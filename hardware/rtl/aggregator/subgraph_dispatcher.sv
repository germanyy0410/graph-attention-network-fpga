==> flow/design.v <==
module subgraph_dispatcher #(
  parameter DATA_WIDTH              = 8,
  parameter WH_DATA_WIDTH           = 12,
  parameter DMVM_DATA_WIDTH         = 19,
  parameter SM_DATA_WIDTH           = 108,
  parameter SM_SUM_DATA_WIDTH       = 108,
  parameter ALPHA_DATA_WIDTH        = 32,
  parameter NEW_FEATURE_WIDTH       = 32,
  parameter NEW_FEATURE_WIDTH_CONV1 = 10,
  parameter NEW_FEATURE_BITS        = 10,
  parameter H_NUM_SPARSE_DATA       = 242101,
  parameter TOTAL_NODES             = 13264,
  parameter NUM_FEATURE_IN          = 1433,
  parameter NUM_FEATURE_OUT         = 16,
  parameter NUM_FEATURE_FINAL       = 7,
  parameter NUM_SUBGRAPHS           = 2708,
  parameter MAX_NODES               = 168,
  parameter COEF_DEPTH              = 500,
  parameter ALPHA_DEPTH             = 500,
  parameter DIVIDEND_DEPTH          = 500,
  parameter DIVISOR_DEPTH           = 500,
  localparam H_DATA_DEPTH         = H_NUM_SPARSE_DATA,
  localparam NODE_INFO_DEPTH      = TOTAL_NODES,
  localparam WEIGHT_DEPTH         = NUM_FEATURE_OUT * (NUM_FEATURE_IN + 2) + NUM_FEATURE_FINAL * (NUM_FEATURE_OUT + 2),
  localparam WH_DEPTH             = 128,
  localparam A_DEPTH              = NUM_FEATURE_OUT * 2,
  localparam NUM_NODES_DEPTH      = NUM_SUBGRAPHS,
  localparam NEW_FEATURE_DEPTH    = NUM_SUBGRAPHS * NUM_FEATURE_OUT,
  localparam SUBGRAPH_IDX_DEPTH   = TOTAL_NODES,
  localparam SUBGRAPH_IDX_WIDTH   = $clog2(TOTAL_NODES) + 2,
  localparam SUBGRAPH_IDX_ADDR_W  = $clog2(SUBGRAPH_IDX_DEPTH),
  localparam H_NUM_OF_ROWS        = TOTAL_NODES,
  localparam H_NUM_OF_COLS        = NUM_FEATURE_IN,
  localparam COL_IDX_WIDTH        = $clog2(H_NUM_OF_COLS),
  localparam H_DATA_WIDTH         = DATA_WIDTH + COL_IDX_WIDTH,
  localparam H_DATA_ADDR_W        = $clog2(H_DATA_DEPTH),
  localparam ROW_LEN_WIDTH        = $clog2(H_NUM_OF_COLS),
  localparam NUM_NODE_WIDTH       = $clog2(MAX_NODES),
  localparam FLAG_WIDTH           = 1,
  localparam NODE_INFO_WIDTH      = ROW_LEN_WIDTH + NUM_NODE_WIDTH + FLAG_WIDTH,
  localparam NODE_INFO_ADDR_W     = $clog2(NODE_INFO_DEPTH),
  localparam W_NUM_OF_ROWS        = NUM_FEATURE_IN,
  localparam W_NUM_OF_COLS        = NUM_FEATURE_OUT,
  localparam W_ROW_WIDTH          = $clog2(W_NUM_OF_ROWS),
  localparam W_COL_WIDTH          = $clog2(W_NUM_OF_COLS),
  localparam WEIGHT_ADDR_W        = $clog2(WEIGHT_DEPTH),
  localparam MULT_WEIGHT_ADDR_W   = $clog2(NUM_FEATURE_IN),
  localparam DOT_PRODUCT_SIZE     = H_NUM_OF_COLS,
  localparam WH_ADDR_W            = $clog2(WH_DEPTH),
  localparam WH_RESULT_WIDTH      = WH_DATA_WIDTH * W_NUM_OF_COLS,
  localparam WH_WIDTH             = WH_DATA_WIDTH * W_NUM_OF_COLS + NUM_NODE_WIDTH + FLAG_WIDTH,
  localparam A_ADDR_W             = $clog2(A_DEPTH),
  localparam HALF_A_SIZE          = A_DEPTH / 2,
  localparam A_INDEX_WIDTH        = $clog2(A_DEPTH),
  localparam DMVM_PRODUCT_WIDTH   = $clog2(HALF_A_SIZE),
  localparam COEF_W               = DATA_WIDTH * MAX_NODES,
  localparam ALPHA_W              = ALPHA_DATA_WIDTH * MAX_NODES,
  localparam NUM_NODE_ADDR_W      = $clog2(NUM_NODES_DEPTH),
  localparam NUM_STAGES           = $clog2(NUM_FEATURE_OUT) + 1,
  localparam COEF_DELAY_LENGTH    = NUM_STAGES + 1,
  localparam SOFTMAX_WIDTH        = MAX_NODES * DATA_WIDTH + NUM_NODE_WIDTH,
  localparam SOFTMAX_DEPTH        = NUM_SUBGRAPHS,
  localparam SOFTMAX_ADDR_W       = $clog2(SOFTMAX_DEPTH),
  localparam WOI                  = 1,
  localparam WOF                  = ALPHA_DATA_WIDTH - WOI,
  localparam DL_DATA_WIDTH        = $clog2(WOI + WOF + 3) + 1,
  localparam DIVISOR_FF_WIDTH     = NUM_NODE_WIDTH + SM_SUM_DATA_WIDTH,
  localparam AGGR_WIDTH           = MAX_NODES * ALPHA_DATA_WIDTH + NUM_NODE_WIDTH,
  localparam AGGR_DEPTH           = NUM_SUBGRAPHS,
  localparam AGGR_ADDR_W          = $clog2(AGGR_DEPTH),
  localparam AGGR_MULT_W          = WH_DATA_WIDTH + 32,
  localparam NEW_FEATURE_ADDR_W   = $clog2(NEW_FEATURE_DEPTH)
)(
  input                                                   clk                 ,
  input                                                   rst_n               ,
  input                                                   subgraph_vld_i      ,
  output                                                  subgraph_rdy_o      ,
  output  [NEW_FEATURE_ADDR_W-1:0]                        feat_bram_addrb     ,
  input   [NEW_FEATURE_WIDTH-1:0]                         feat_bram_dout      ,
  output  [SUBGRAPH_IDX_ADDR_W-1:0]                       subgraph_bram_addrb ,
  input   [SUBGRAPH_IDX_WIDTH-1:0]                        subgraph_bram_dout  ,
  output  [H_DATA_ADDR_W-1:0]                             h_data_bram_addra   ,
  output  [H_DATA_WIDTH-1:0]                              h_data_bram_din     ,
  output logic                                            h_data_bram_ena     ,
  output logic                                            h_data_bram_wea
);
  localparam CNT_DATA_WIDTH           = $clog2(NUM_FEATURE_OUT);
  localparam SUBGRAPH_IDX_DATA_WIDTH  = $clog2(TOTAL_NODES);
  logic                                                 subgraph_rdy          ;
  logic [16:0]                                          subgraph_rdy_reg      ;
  logic [16:0]                                          h_data_rdy            ;
  logic [16:0]                                          h_data_rdy_reg        ;
  logic                                                 subgraph_vld_reg      ;
  logic                                                 new_feat_request      ;
  logic                                                 new_feat_request_reg  ;
  logic                                                 new_feat_response     ;
  logic                                                 new_feat_response_reg ;
  logic [CNT_DATA_WIDTH-1:0]                            feat_bram_idx         ;
  logic [CNT_DATA_WIDTH-1:0]                            feat_bram_idx_reg     ;
  logic [NEW_FEATURE_ADDR_W-1:0]                        feat_bram_addr        ;
  logic [NEW_FEATURE_ADDR_W-1:0]                        feat_bram_addr_reg    ;
  logic                                                 new_position          ;
  logic                                                 new_position_reg      ;
  logic                                                 new_position_reg_q1   ;
  logic                                                 start_handle          ;
  logic                                                 start_handle_reg      ;
  logic [NUM_FEATURE_OUT-1:0] [NEW_FEATURE_WIDTH-1:0]   feat                  ;
  logic [NUM_FEATURE_OUT-1:0] [NEW_FEATURE_WIDTH-1:0]   feat_reg              ;
  logic [CNT_DATA_WIDTH-1:0]                            cnt                   ;
  logic [CNT_DATA_WIDTH-1:0]                            cnt_reg               ;
  logic [SUBGRAPH_IDX_WIDTH-1:0]                        subgraph_data         ;
  logic [SUBGRAPH_IDX_WIDTH-1:0]                        subgraph_data_reg     ;
  logic                                                 sog                   ;
  logic                                                 sog_reg               ;
  logic [SUBGRAPH_IDX_DATA_WIDTH-1:0]                   subgraph_idx          ;
  logic [SUBGRAPH_IDX_DATA_WIDTH-1:0]                   subgraph_idx_reg      ;
  logic                                                 eog                   ;
  logic                                                 eog_reg               ;
  logic [SUBGRAPH_IDX_ADDR_W-1:0]                       subgraph_addr         ;
  logic [SUBGRAPH_IDX_ADDR_W-1:0]                       subgraph_addr_reg     ;
  logic [H_DATA_ADDR_W-1:0]                             h_data_addr           ;
  logic [H_DATA_ADDR_W-1:0]                             h_data_addr_reg       ;
  logic [CNT_DATA_WIDTH-1:0]                            h_data_addr_cnt       ;
  logic [CNT_DATA_WIDTH-1:0]                            h_data_addr_cnt_reg   ;
  logic                                                 h_data_bram_ena_reg   ;
  genvar i;
  always_ff @(posedge clk or negedge rst_n) begin
    if (!rst_n) begin
      subgraph_vld_reg <= 'b0;
    end else begin
      subgraph_vld_reg <= subgraph_vld_i;
    end
  end
  always_comb begin
    new_feat_request = new_feat_request_reg;
    if (feat_bram_idx_reg == NUM_FEATURE_OUT - 1) begin
      new_feat_request = 1'b0;
    end else if (eog) begin
      new_feat_request = 1'b1;
    end
  end
  always_comb begin
    new_feat_response = new_feat_response_reg;
    if (eog && feat_bram_idx_reg < NUM_FEATURE_OUT - 1) begin
      new_feat_response = 1'b0;
    end else if (feat_bram_idx_reg == NUM_FEATURE_OUT - 1) begin
      new_feat_response = 1'b1;
    end
  end
  always_ff @(posedge clk or negedge rst_n) begin
    if (!rst_n) begin
      new_feat_request_reg  <= 'b1;
      new_feat_response_reg <= 'b0;
    end else begin
      new_feat_request_reg  <= new_feat_request;
      new_feat_response_reg <= new_feat_response;
    end
  end
  assign feat_bram_addrb = feat_bram_addr_reg;
  generate
    for (i = 0; i < NUM_FEATURE_OUT; i = i + 1) begin
      assign feat[i] = (i == feat_bram_idx_reg && subgraph_vld_i && new_feat_request_reg) ? feat_bram_dout : feat_reg[i];
    end
  endgenerate
  assign feat_bram_addr = (subgraph_vld_i && new_feat_request && !new_feat_response) ? (feat_bram_addr_reg + 1) : feat_bram_addr_reg;
  assign feat_bram_idx  = (subgraph_vld_reg && new_feat_request_reg) ? (feat_bram_idx_reg + 1) : feat_bram_idx_reg;
  always_ff @(posedge clk or negedge rst_n) begin
    if (!rst_n) begin
      feat_reg           <= 'b0;
      feat_bram_idx_reg  <= 'b0;
      feat_bram_addr_reg <= 'b0;
    end else begin
      feat_reg           <= feat;
      feat_bram_idx_reg  <= feat_bram_idx;
      feat_bram_addr_reg <= feat_bram_addr;
    end
  end
  assign start_handle = new_feat_response_reg ? 1'b1 : start_handle_reg;
  always_ff @(posedge clk or negedge rst_n) begin
    if (!rst_n) begin
      start_handle_reg <= 'b0;
    end else begin
      start_handle_reg <= start_handle;
    end
  end
  assign new_position = (cnt_reg == NUM_FEATURE_OUT - 4);
  assign subgraph_bram_addrb  = subgraph_addr_reg;
  assign subgraph_addr        = (new_position && (subgraph_addr_reg < TOTAL_NODES - 1)) ? (subgraph_addr_reg + 1) : subgraph_addr_reg;
  assign subgraph_data              = (new_position_reg_q1 || subgraph_bram_addrb == 0) ? subgraph_bram_dout : subgraph_data_reg;
  assign { sog, subgraph_idx, eog } = subgraph_data_reg;
  assign cnt = (subgraph_vld_i && start_handle_reg && !subgraph_rdy_o) ? (cnt_reg + 1) :cnt_reg;
  always_ff @(posedge clk or negedge rst_n) begin
    if (!rst_n) begin
      cnt_reg             <= 'b0;
      sog_reg             <= 'b0;
      eog_reg             <= 'b0;
      new_position_reg    <= 'b0;
      new_position_reg_q1 <= 'b0;
      subgraph_idx_reg    <= 'b0;
      subgraph_addr_reg   <= 'b0;
      subgraph_data_reg   <= 'b0;
    end else begin
      cnt_reg             <= cnt;
      sog_reg             <= sog;
      eog_reg             <= eog;
      new_position_reg    <= new_position;
      new_position_reg_q1 <= new_position_reg;
      subgraph_idx_reg    <= subgraph_idx;
      subgraph_addr_reg   <= subgraph_addr;
      subgraph_data_reg   <= subgraph_data;
    end
  end
  assign h_data_bram_addra  = h_data_addr_reg;
  assign h_data_addr        = (!subgraph_rdy_o && start_handle) ? ((subgraph_idx * NUM_FEATURE_OUT) + h_data_addr_cnt_reg) : h_data_addr_reg;
  assign h_data_addr_cnt = (subgraph_vld_i && start_handle) ? (h_data_addr_cnt_reg + 1) : h_data_addr_cnt_reg;
  assign h_data_bram_din = feat_reg[cnt_reg][31:16] >> (NEW_FEATURE_WIDTH_CONV1 - NEW_FEATURE_BITS);
  always_comb begin
    h_data_bram_ena = h_data_bram_ena_reg;
    if (subgraph_rdy_o) begin
      h_data_bram_ena = 1'b0;
    end else if (subgraph_vld_i && start_handle_reg) begin
      h_data_bram_ena = 1'b1;
    end else if (cnt_reg == NUM_FEATURE_OUT - 1) begin
      h_data_bram_ena = 1'b0;
    end
  end
  assign h_data_bram_wea = h_data_bram_ena;
  always_ff @(posedge clk or negedge rst_n) begin
    if (!rst_n) begin
      h_data_addr_reg     <= 'b0;
      h_data_bram_ena_reg <= 'b0;
      h_data_addr_cnt_reg <= 'b0;
    end else begin
      h_data_addr_reg     <= h_data_addr;
      h_data_bram_ena_reg <= h_data_bram_ena;
      h_data_addr_cnt_reg <= h_data_addr_cnt;
    end
  end
  assign subgraph_rdy_o = subgraph_rdy_reg[16];
  assign subgraph_rdy = ((cnt_reg == NUM_FEATURE_OUT - 1) && (subgraph_addr_reg == TOTAL_NODES - 1)) ? 1'b1 : subgraph_rdy_reg;
  always_ff @(posedge clk or negedge rst_n) begin
    if (!rst_n) begin
      subgraph_rdy_reg <= 'b0;
    end else begin
      subgraph_rdy_reg <= { subgraph_rdy_reg[15:0], subgraph_rdy };
    end
  end
endmodule
# Tool chain data of subgraph_dispatcher
# The steps from the RTL of subgraph_dispatcher to its reports follow in flow order.
# Lines are those of the file above, counted from 1.
# Cell names lack the library's common part.
# The mark - stands for no value.
# setup
top	subgraph_dispatcher
clk_port	clk
lib	sky130hd
corner	tt_025C_1v80

# Elaborated design
# Counts by Yosys on the flattened word-level netlist (proc, flatten, opt, wreduce; memories kept). Register bits leave out memories and registers merged into their read ports (data or address); mux counts leave out enables and synchronous resets folded into registers. Print and check cells are left out.
# word_totals
register_bits	611
inputBits	51
output_inout_bits	70
wordCells	116
# classes
addsub	7
n_cmp	2
eq_ne	19
shifts	1
mux	8
reduce_and_logical	47
# ops
cell	count
variable part select 512 x 11 -> 16 bit	1
logical AND 1 bit	42
== test 4 bit (first input constant)	8
adder 18 x 4 -> 18 bit	1
adder 16 x 1 -> 16 bit (second input constant)	1
== test 3 x 4 -> 1 bit (first input constant)	4
adder 14 x 1 -> 14 bit (second input constant)	1
less-than comparator 14 bit (second input constant)	1
== test 14 bit (second input constant)	1
logical NOT 14 bit	1
adder 4 x 1 -> 4 bit (second input constant)	3
== test 4 bit (second input constant)	3
adder 9 x 5 -> 10 bit (second input constant)	1
== test 2 x 4 -> 1 bit (first input constant)	2
two-way mux 1 bit	8
== test 1 x 4 -> 1 bit (first input constant)	1
less-than comparator 4 bit (second input constant)	1
logical NOT 4 bit	1
logical NOT 1 bit	2
logical OR 1 bit	1

# Longest topological paths
# Yosys ltp: most cells in a row. Word level: on the elaborated netlist, between registers, memories and ports. Mapped: between sequential cells and ports; inverters and the memories' decode and read muxes count.
# logic_depth
word_depth	5
ABC_AREA	0
ltp_mapped	8
mapped_depth_nobuf	6

# After synthesis
# Source: synth_stat.txt of the flow (Yosys; design flattened, memories mapped). It holds for the ABC_AREA given above (unset counts as 0); a run with the other value may have another netlist.
# types
cell	count	type_area_um2
dfrtp_1	354	8.86E+03
mux2_2	273	3.07E+03
mux4_2	64	1.44E+03
a22oi_1	32	240.23
xnor2_1	21	183.926
mux2_4	10	150.144
xor2_1	15	131.376
ha_1	10	125.12
nand2_1	32	120.115
clkbuf_1	30	112.608
mux2_1	10	112.608
buf_2	20	100.096
buf_4	13	97.594
nor2_2	13	81.328
nand3_1	15	75.072
and3_1	10	62.56
nand4_1	7	43.792
nor3_1	8	40.038
# Not listed: further types 28, cells in them 62.
# synth_totals
stdcells	999
synth_area_um2	15504.9
seqArea_um2	8884.8
ffs	355
n_buf	67

# Path before layout
# Source: OpenSTA report_checks on the synthesized netlist (no wires, ideal clock, input and output delay 20% of the period each), path of least setup slack; recovery checks are left aside. Register names are those of the netlist, which keeps one name where synthesis merged equal registers.
# synth_path
kind	register -> output
from	register cnt_reg[0]
to	output port h_data_bram_din[0]
tclk_ps	2690
output_delay_ps	538
launch_ps	0
arrival_time_ps	1729
required_time_ps	2152
setup_slack_ps	423
path_delay_ps	1729
stages	6
path_buffers	2
period_less_setup_slack_ps	2267
# "path_delay_ps" is the arrival time less input delay plus setup time.
# A path that ends at an output port has no setup time.
# "stages" counts driving pins, that of a launching flip-flop among them; a cell with two outputs on the path counts twice.
# "period_less_setup_slack_ps" is the clock period less the worst setup slack; recovery checks do not enter. This is arithmetic on one report: input and output delays are still those of the set period (20% each).
# Between the ends stands the longest chain of elaborated cells between them, by number of cells; it is not shown to be the way that was timed. Of several equally long chains one is given.
# A line is the first line of the expression or statement that the cell stems from. Yosys adds cells for indexed reads and writes and turns some case tables into memories.
# synth_between
path_cell_list	dfrtp_1 buf_2 buf_2 mux4_2 a22oi_1 nand2_1
elab_chain_len	2
cone_cells	2
cone_lines	1
cone_classes	1 x add/sub; 1 x shift
# synth_lines
element	line	source
from (decl)	110	logic [CNT_DATA_WIDTH-1:0]                            cnt_reg               ;
from (assign)	194	cnt_reg             <= 'b0;
from (assign)	203	cnt_reg             <= cnt;
adder 9 x 5 -> 10 bit	216	assign h_data_bram_din = feat_reg[cnt_reg][31:16] >> (NEW_FEATURE_WIDTH_CONV1 - NEW_FEATURE_BITS);
variable part select 512 x 11 -> 16 bit	216
to (decl)	83	output  [H_DATA_WIDTH-1:0]                              h_data_bram_din     ,

# Path in the finished layout
# Path of least setup slack in the final report of run 1 (OpenROAD, finished layout, wires in). Where an end is a register, its clock arrival counts in the times.
# The report prints the path's times to 10 ps; the period is as set.
# layout_path
kind	register -> output
from	register cnt_reg[0]
to	output port h_data_bram_din[15]
tclk_ps	2500
output_delay_ps	500
launch_ps	520
arrival_time_ps	2400
required_time_ps	2000
setup_slack_ps	-400
stages	8
path_buffers	4
# Between the ends stands the longest chain of elaborated cells between them, by number of cells; it is not shown to be the way that was timed. Of several equally long chains one is given.
# layout_between
path_cell_list	dfrtp_4 buf_4 buf_12 buf_4 mux4_2 a22oi_2 nand2_2 clkbuf_2
elab_chain_len	2
cone_cells	2
cone_lines	1
cone_classes	1 x add/sub; 1 x shift
# layout_lines
element	line	source
from (decl)	110	logic [CNT_DATA_WIDTH-1:0]                            cnt_reg               ;
from (assign)	194	cnt_reg             <= 'b0;
from (assign)	203	cnt_reg             <= cnt;
adder 9 x 5 -> 10 bit	216	assign h_data_bram_din = feat_reg[cnt_reg][31:16] >> (NEW_FEATURE_WIDTH_CONV1 - NEW_FEATURE_BITS);
variable part select 512 x 11 -> 16 bit	216
to (decl)	83	output  [H_DATA_WIDTH-1:0]                              h_data_bram_din     ,

# Module subgraph_dispatcher, platform sky130hd: 2 stored runs of the flow (Yosys, OpenROAD) with differing settings, in no particular order. Input and output delays are each 20% of the period that was set; the output load is 0.01 pF.
# "timing.achieved_period_ps" is the run's clock period less its worst setup slack. It is reckoned from that one timing run; input and output delays stay at 20% of the period that was set.
# Settings: . = not set for that run.
name,run 1,run 2
period_ns,2.5,4.06
CORE_UTILIZATION,62,48
CAP_MARGIN,20,20
CORE_MARGIN,2,6
SLEW_MARGIN,20,20
SETUP_SLACK_MARGIN,.,0.38
PLACE_DENSITY,.,0.84
CORE_ASPECT_RATIO,.,0.8
ABC_AREA,.,0
CTS_CLUSTER_DIAMETER,.,389
final_die_area_um2,26289.4,36785.4
timing.achieved_period_ps,2903,3627
synth_area_um2,15504.9,15504.9
setup_worst_slack_ps,-403,433
timing.setup.tns_ps,-5127,0
post_route_stdcell_area_um2,19195.9,18332.6
layout_utilization_pct,78.5,58.1
